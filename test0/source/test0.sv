==> flow/design.v <==
module flex_counter
    #(parameter CNT_WIDTH = 8)
    (input logic CLK, nRST,
     input logic enable,
     input logic clear,
     input logic [CNT_WIDTH-1:0] rollover_val, 
     input logic [CNT_WIDTH-1:0] flag_compare,
     output logic [CNT_WIDTH-1:0] count,
     output logic match_flag);
    logic [CNT_WIDTH-1:0] next_count;
    assign next_count = (clear == 1'b1)?            {CNT_WIDTH{1'b0}} :
                        (enable == 1'b0)?           count :
                        (count == rollover_val)?    1 : count + 1;
    always_ff @(posedge CLK, negedge nRST) begin
        if(nRST == 1'b0) begin
            count <= {CNT_WIDTH{1'b0}};
            match_flag <= (flag_compare == 0);
        end
        else begin
            count <= next_count;
            match_flag <= (next_count == flag_compare);
        end
    end
endmodule
module hex_display
    #(parameter NUM_SEGMENTS = 8,
      parameter BITS_PER_NIBBLE = 4)
(
                   input logic [BITS_PER_NIBBLE-1:0] hex_char,
                   input logic enable_dp,
                   output logic [NUM_SEGMENTS-1:0] SS
);
    assign SS[NUM_SEGMENTS-1] = enable_dp;
    logic [(1<<BITS_PER_NIBBLE)-1:0][NUM_SEGMENTS-2:0] hex_char_lut = {
        7'b1000000,    
        7'b1111001,    
        7'b0111011,    
        7'b0110000,    
        7'b0011001,    
        7'b0010010,    
        7'b0000010,    
        7'b1111000,    
        7'b0000000,    
        7'b0010000,    
        7'b0001000,    
        7'b0000011,    
        7'b1000110,    
        7'b0100001,    
        7'b0000110,    
        7'b0001110     
    };
    assign SS[NUM_SEGMENTS-2:0] = hex_char_lut[hex_char];
endmodule
module ss_display
    #(parameter NUM_DISPLAYS = 6,
      parameter NUM_SEGMENTS = 8)
    (input logic CLK, 
     input logic nRST,
     input logic load_enable,
     input logic [4*NUM_DISPLAYS-1:0] number,
     input logic [NUM_DISPLAYS-1:0] en_mask,
     output logic [NUM_DISPLAYS-1:0][NUM_SEGMENTS-1:0] SS
    );
    localparam COUNT_WIDTH = 3;    
    logic [NUM_DISPLAYS-1:0] en_mask_ff;
    logic [4*NUM_DISPLAYS - 1:0] number_ff;
    logic [NUM_SEGMENTS-1:0] update_SS;
    logic [3:0] hex_char;    
    logic [NUM_DISPLAYS-1:0][NUM_SEGMENTS-1:0] next_SS;
    logic active;
    logic active_ff;
    logic done;
    logic [COUNT_WIDTH-1:0] display_idx;  
    assign hex_char = number_ff[4*display_idx +: 4];
    assign active = (load_enable || active_ff);
    always_ff @(posedge CLK, negedge nRST) begin
        if(nRST == 1'b0) begin
            number_ff <= 0;
            en_mask_ff <= 0;
            active_ff <= 1'b0;
        end
        else begin
            number_ff <= (load_enable == 1'b1)? number : number_ff;
            en_mask_ff <= (load_enable == 1'b1)? en_mask : en_mask_ff;
            active_ff <= (~done && load_enable);
        end
    end
    hex_display lut(.hex_char(hex_char),
                    .enable_dp(1'b0),
                    .SS(update_SS));
    flex_counter #(.CNT_WIDTH(COUNT_WIDTH)) sampler
                        (.CLK(CLK), .nRST(nRST),
                         .enable(active),
                         .clear(1'b0),
                         .rollover_val(NUM_DISPLAYS),
                         .flag_compare(NUM_DISPLAYS),
                         .count(display_idx),
                         .match_flag(done)
                         );
    always_comb begin
        next_SS = SS;     
        if(active) begin
            next_SS[display_idx] = update_SS;
        end
    end
    always_ff @(posedge CLK, negedge nRST) begin
        if(nRST == 1'b0) begin
            for(int i = 0; i < NUM_DISPLAYS; i++) begin
                SS[i] <= {NUM_SEGMENTS{1'b1}};    
            end
        end
        else begin
            SS <= next_SS;
        end
    end
endmodule
module synchronizer
        #(parameter RESET_VALUE = 1'b0)
        (input logic CLK, 
        input logic nRST,
        input logic signal,
        output logic signal_sync
        );
    logic signal_ff;
    always_ff @(posedge CLK, negedge nRST) begin
        if(nRST == 1'b0) begin
            signal_ff <= RESET_VALUE;
            signal_sync <= RESET_VALUE;
        end
        else begin
            signal_ff <= signal;
            signal_sync <= signal_ff;
        end
    end
endmodule
module test0(input logic CLK,            
             input logic nRST,           
             input logic [3:0] PB,       
             input logic [9:0] SW,       
             output logic [9:0] LEDR,    
             output logic [5:0][7:0]SS   
);
    logic [23:0] count;
    logic match;
    localparam NUM_PUSH_BUTTONS = 4;
    localparam NUM_SLIDE_SWITCHES = 10;
    logic [NUM_PUSH_BUTTONS-1:0] PB_sync;
    logic [NUM_SLIDE_SWITCHES-1:0] SW_sync;
    assign LEDR = 10'b1100100101;
    generate
        genvar i;
        for(i = 0; i < NUM_PUSH_BUTTONS; i++) begin : myPBs
            synchronizer #(0) sync_anon (.CLK(CLK),
                                    .nRST(nRST),
                                    .signal(PB[i]),
                                    .signal_sync(PB_sync[i]));
        end
    endgenerate
    generate
        genvar j;
        for(j = 0; j < NUM_SLIDE_SWITCHES; j++) begin : mySWs
            synchronizer #(0) sync_anon (.CLK(CLK),
                                    .nRST(nRST),
                                    .signal(SW[j]),
                                    .signal_sync(SW_sync[j]));
        end
    endgenerate
    ss_display ssDriver(.CLK(CLK),
                        .nRST(nRST),
                        .number(count),
                        .en_mask(6'b101111),
                        .SS(SS));
    flex_counter #(.CNT_WIDTH(24)) cnt(.CLK(CLK), 
                     .nRST(nRST),
                     .enable(SW_sync[0]), 
                     .clear(SW_sync[9]),
                     .rollover_val(24'hFFFFFF),
                     .flag_compare(24'h800000),
                     .count(count),
                     .match_flag(match));
endmodule
[From RTL to reports: test0]
What the tools print for test0, step after step.
Line numbers count from 1 in the design file above.
Operators: Yosys type, input widths -> output width; for muxes data width and select width s.
The mark -- stands for no value.
Inputs
  design top: test0
  clock input: CLK
  library: sky130hd
  library corner: tt_025C_1v80

[After elaboration]
Counts by Yosys on the flattened word-level netlist (proc, flatten, opt, wreduce; memories kept). Register bits leave out memories and registers merged into their read ports (data or address). Print and check cells are left out. Cells with the same type and inputs are merged into one.
Word-level totals
  bits in registers: 105
  input port bits: 16
  word-level cells: 33
Cells by class
  add/subtract/negate cells: 3
  multiply operators: 1
  equality and inequality tests: 3
  shift operators: 4
  muxes and demuxes: 5
  bitwise logic cells: 4
  reduce/logical cells: 3
Operator list (count)
  $shiftx 112x32->7 const A: 1
  $mux 24: 3
  $and 48x48->48: 1
  $or 48x48->48: 1
  $not 48->48: 1
  $shift 7x33->48: 1
  $shift 8x33->48 const A: 1
  $neg 6->33: 1
  $add 24x1->24 const B: 1
  $eq 24x24->1 const B: 1
  $shiftx 24x6->4: 1
  $mul 4x3->7 const B: 1
  $eq 3x3->1 const B: 2
  $mux 3: 2
  $add 3x1->3 const B: 1
  $reduce_bool 2->1: 1
  $logic_and 1x1->1: 1
  $logic_or 1x1->1: 1
  $not 1->1: 1

[Logic depth]
Yosys ltp: most cells in a row. Word level: on the elaborated netlist, between registers, memories and ports. Mapped: between sequential cells and ports; inverters and the memories' decode and read muxes count.
Depth
  depth in word-level cells: 5
  ABC_AREA: 1
  mapped depth: 8

[Synthesis result]
Source: synth_stat.txt of the flow (Yosys; design flattened, memories mapped). It holds for the ABC_AREA given above (unset counts as 0); a run with the other value may have another netlist.
Mapped netlist
  mapped cells: 176
  mapped area: 2016.9 µm²
  flip-flop cells: 51
  buffer cells: 12
Cells by type (count)
  sky130_fd_sc_hd__dfstp_2: 48
  sky130_fd_sc_hd__inv_1: 35
  sky130_fd_sc_hd__nand2_1: 35
  sky130_fd_sc_hd__a21boi_1: 16
  sky130_fd_sc_hd__buf_4: 10
  sky130_fd_sc_hd__dfrtp_1: 3
  sky130_fd_sc_hd__ha_1: 6
  sky130_fd_sc_hd__a21boi_0: 5
  sky130_fd_sc_hd__nor2_1: 8
  sky130_fd_sc_hd__buf_6: 2
  sky130_fd_sc_hd__nand3_4: 1
  sky130_fd_sc_hd__nor2_4: 1
  sky130_fd_sc_hd__conb_1: 2
  sky130_fd_sc_hd__nand4_1: 1
  sky130_fd_sc_hd__or2_2: 1
  sky130_fd_sc_hd__o21ai_0: 1
  sky130_fd_sc_hd__inv_2: 1

[Worst setup path after synthesis]
Source: OpenSTA report_checks on the synthesized netlist (no wires, ideal clock, input and output delay 20% of the period each), path of least setup slack; recovery checks are left aside. Register names are those of the netlist, which keeps one name where synthesis merged equal registers.
Timing path after synthesis
  path type: register to register
  start: register ssDriver.sampler.count[0]
  end: register ssDriver.SS
  clock period: 2210 ps
  library setup time: 60 ps
  data arrival time: 1492 ps
  required time: 2150 ps
  setup slack: 658 ps
  delay of the path: 1552 ps
  stages: 9
  path buffers: 0
  synthesis period reached: 1552 ps
"delay of the path" = arrival - input delay + setup time.
"stages": output pins that drive a net of the path, with the launching flip-flop's if there is one; two outputs of one cell count as two.
"synthesis period reached" is the clock period less the worst setup slack; recovery checks do not enter. This is arithmetic on one report: input and output delays are still those of the set period (20% each).
An end named without its bit number is one bit of that signal or, where synthesis recoded a state register, one of its new flip-flops.
Between the ends, after synthesis
  cell sequence: sky130_fd_sc_hd__dfrtp_1 -> sky130_fd_sc_hd__inv_1 -> sky130_fd_sc_hd__ha_1 -> sky130_fd_sc_hd__ha_1 -> sky130_fd_sc_hd__nor2_1 -> sky130_fd_sc_hd__nand2_1 -> sky130_fd_sc_hd__nor2_4 -> sky130_fd_sc_hd__inv_1 -> sky130_fd_sc_hd__nand2_1
Ends and longest elaborated chain, after synthesis
  from (decl): line 8  | output logic [CNT_WIDTH-1:0] count,
  from (assign): line 16  | count <= {CNT_WIDTH{1'b0}};
  from (assign): line 20  | count <= next_count;
  to (assign): line 109  | SS[i] <= {NUM_SEGMENTS{1'b1}};
  to (assign): line 113  | SS <= next_SS;
  to (decl): line 62  | output logic [NUM_DISPLAYS-1:0][NUM_SEGMENTS-1:0] SS
No chain of elaborated cells between the ends is given.

[Path in the finished layout]
Path of least setup slack in the final report of flow run 1 (OpenROAD, finished layout, wires in). Where an end is a register, its clock arrival counts in the times.
The path's times are printed in steps of 10 ps; the period is the one set.
Timing path after layout
  path type: register to output
  start: register ssDriver.SS
  end: output port SS
  clock period: 1440 ps
  output delay: 290 ps
  data arrival time: 1110 ps
  required time: 1150 ps
  setup slack: 40 ps
  stages: 2
  path buffers: 1
An end named without its bit number is one bit of that signal or, where synthesis recoded a state register, one of its new flip-flops.
Between the ends, after layout
  cell sequence: sky130_fd_sc_hd__dfstp_2 -> sky130_fd_sc_hd__dlygate4sd2_1
Ends and longest elaborated chain, after layout
  from (decl): line 62  | output logic [NUM_DISPLAYS-1:0][NUM_SEGMENTS-1:0] SS
  from (assign): line 109  | SS[i] <= {NUM_SEGMENTS{1'b1}};
  from (assign): line 113  | SS <= next_SS;
  to (decl): line 141  | output logic [5:0][7:0]SS
No chain of elaborated cells between the ends is given.

==> runs of test0 <==
Top module test0; platform sky130hd; tools Yosys and OpenROAD; 2 stored runs in no particular order. Input and output delays are each 20% of the period that was set; the output load is 0.01 pF.
"clock period achieved" means the clock period less the worst setup slack. The figure is calculated, with input and output delays left at 20% of the set period.
"allowed time less slack (worst setup path)" is the time allowed to the run's worst setup path (the clock period less input and output delay, where it has them) less its slack. Clock arrival times count: a late capture clock shortens it, a late launch clock lengthens it.
"power": no workload was simulated; the value follows from the tool's default switching activity.
"allowed time less slack (worst setup path)" is given in steps of 10 ps.

==> flow run 1: settings <==
{ "period_ns": 1.44, "CORE_UTILIZATION": 34, "CORE_MARGIN": 10, "ABC_AREA": 1, "GPL_TIMING_DRIVEN": 0, "GPL_ROUTABILITY_DRIVEN": 0, "CTS_CLUSTER_DIAMETER": 36, "CAP_MARGIN": 25, "SLEW_MARGIN": 5, "MAX_ROUTING_LAYER": "met5" }
==> flow run 1: results <==
area of the standard cells in the finished layout: 2802.7 µm²
final setup TNS: 0 ps
power: 2.381 mW
setup slack of the critical path: 44 ps
clock period achieved: 1396 ps
post-layout utilization: 49.7 %
allowed time less slack (worst setup path): 1110 ps
type of the worst setup path: register to output
cell area after synthesis: 2016.9 µm²
area inside the die boundary: 9412.9 µm²

==> flow run 2: settings <==
{ "period_ns": 2.26, "CORE_UTILIZATION": 64, "CAP_MARGIN": 20, "CORE_MARGIN": 2, "SLEW_MARGIN": 20 }
==> flow run 2: results <==
area of the standard cells in the finished layout: 2626.3 µm²
final setup TNS: 0 ps
power: 1.379 mW
setup slack of the critical path: 319 ps
clock period achieved: 1941 ps
post-layout utilization: 86.7 %
allowed time less slack (worst setup path): 1490 ps
type of the worst setup path: register to output
cell area after synthesis: 2037.0 µm²
area inside the die boundary: 3650.0 µm²
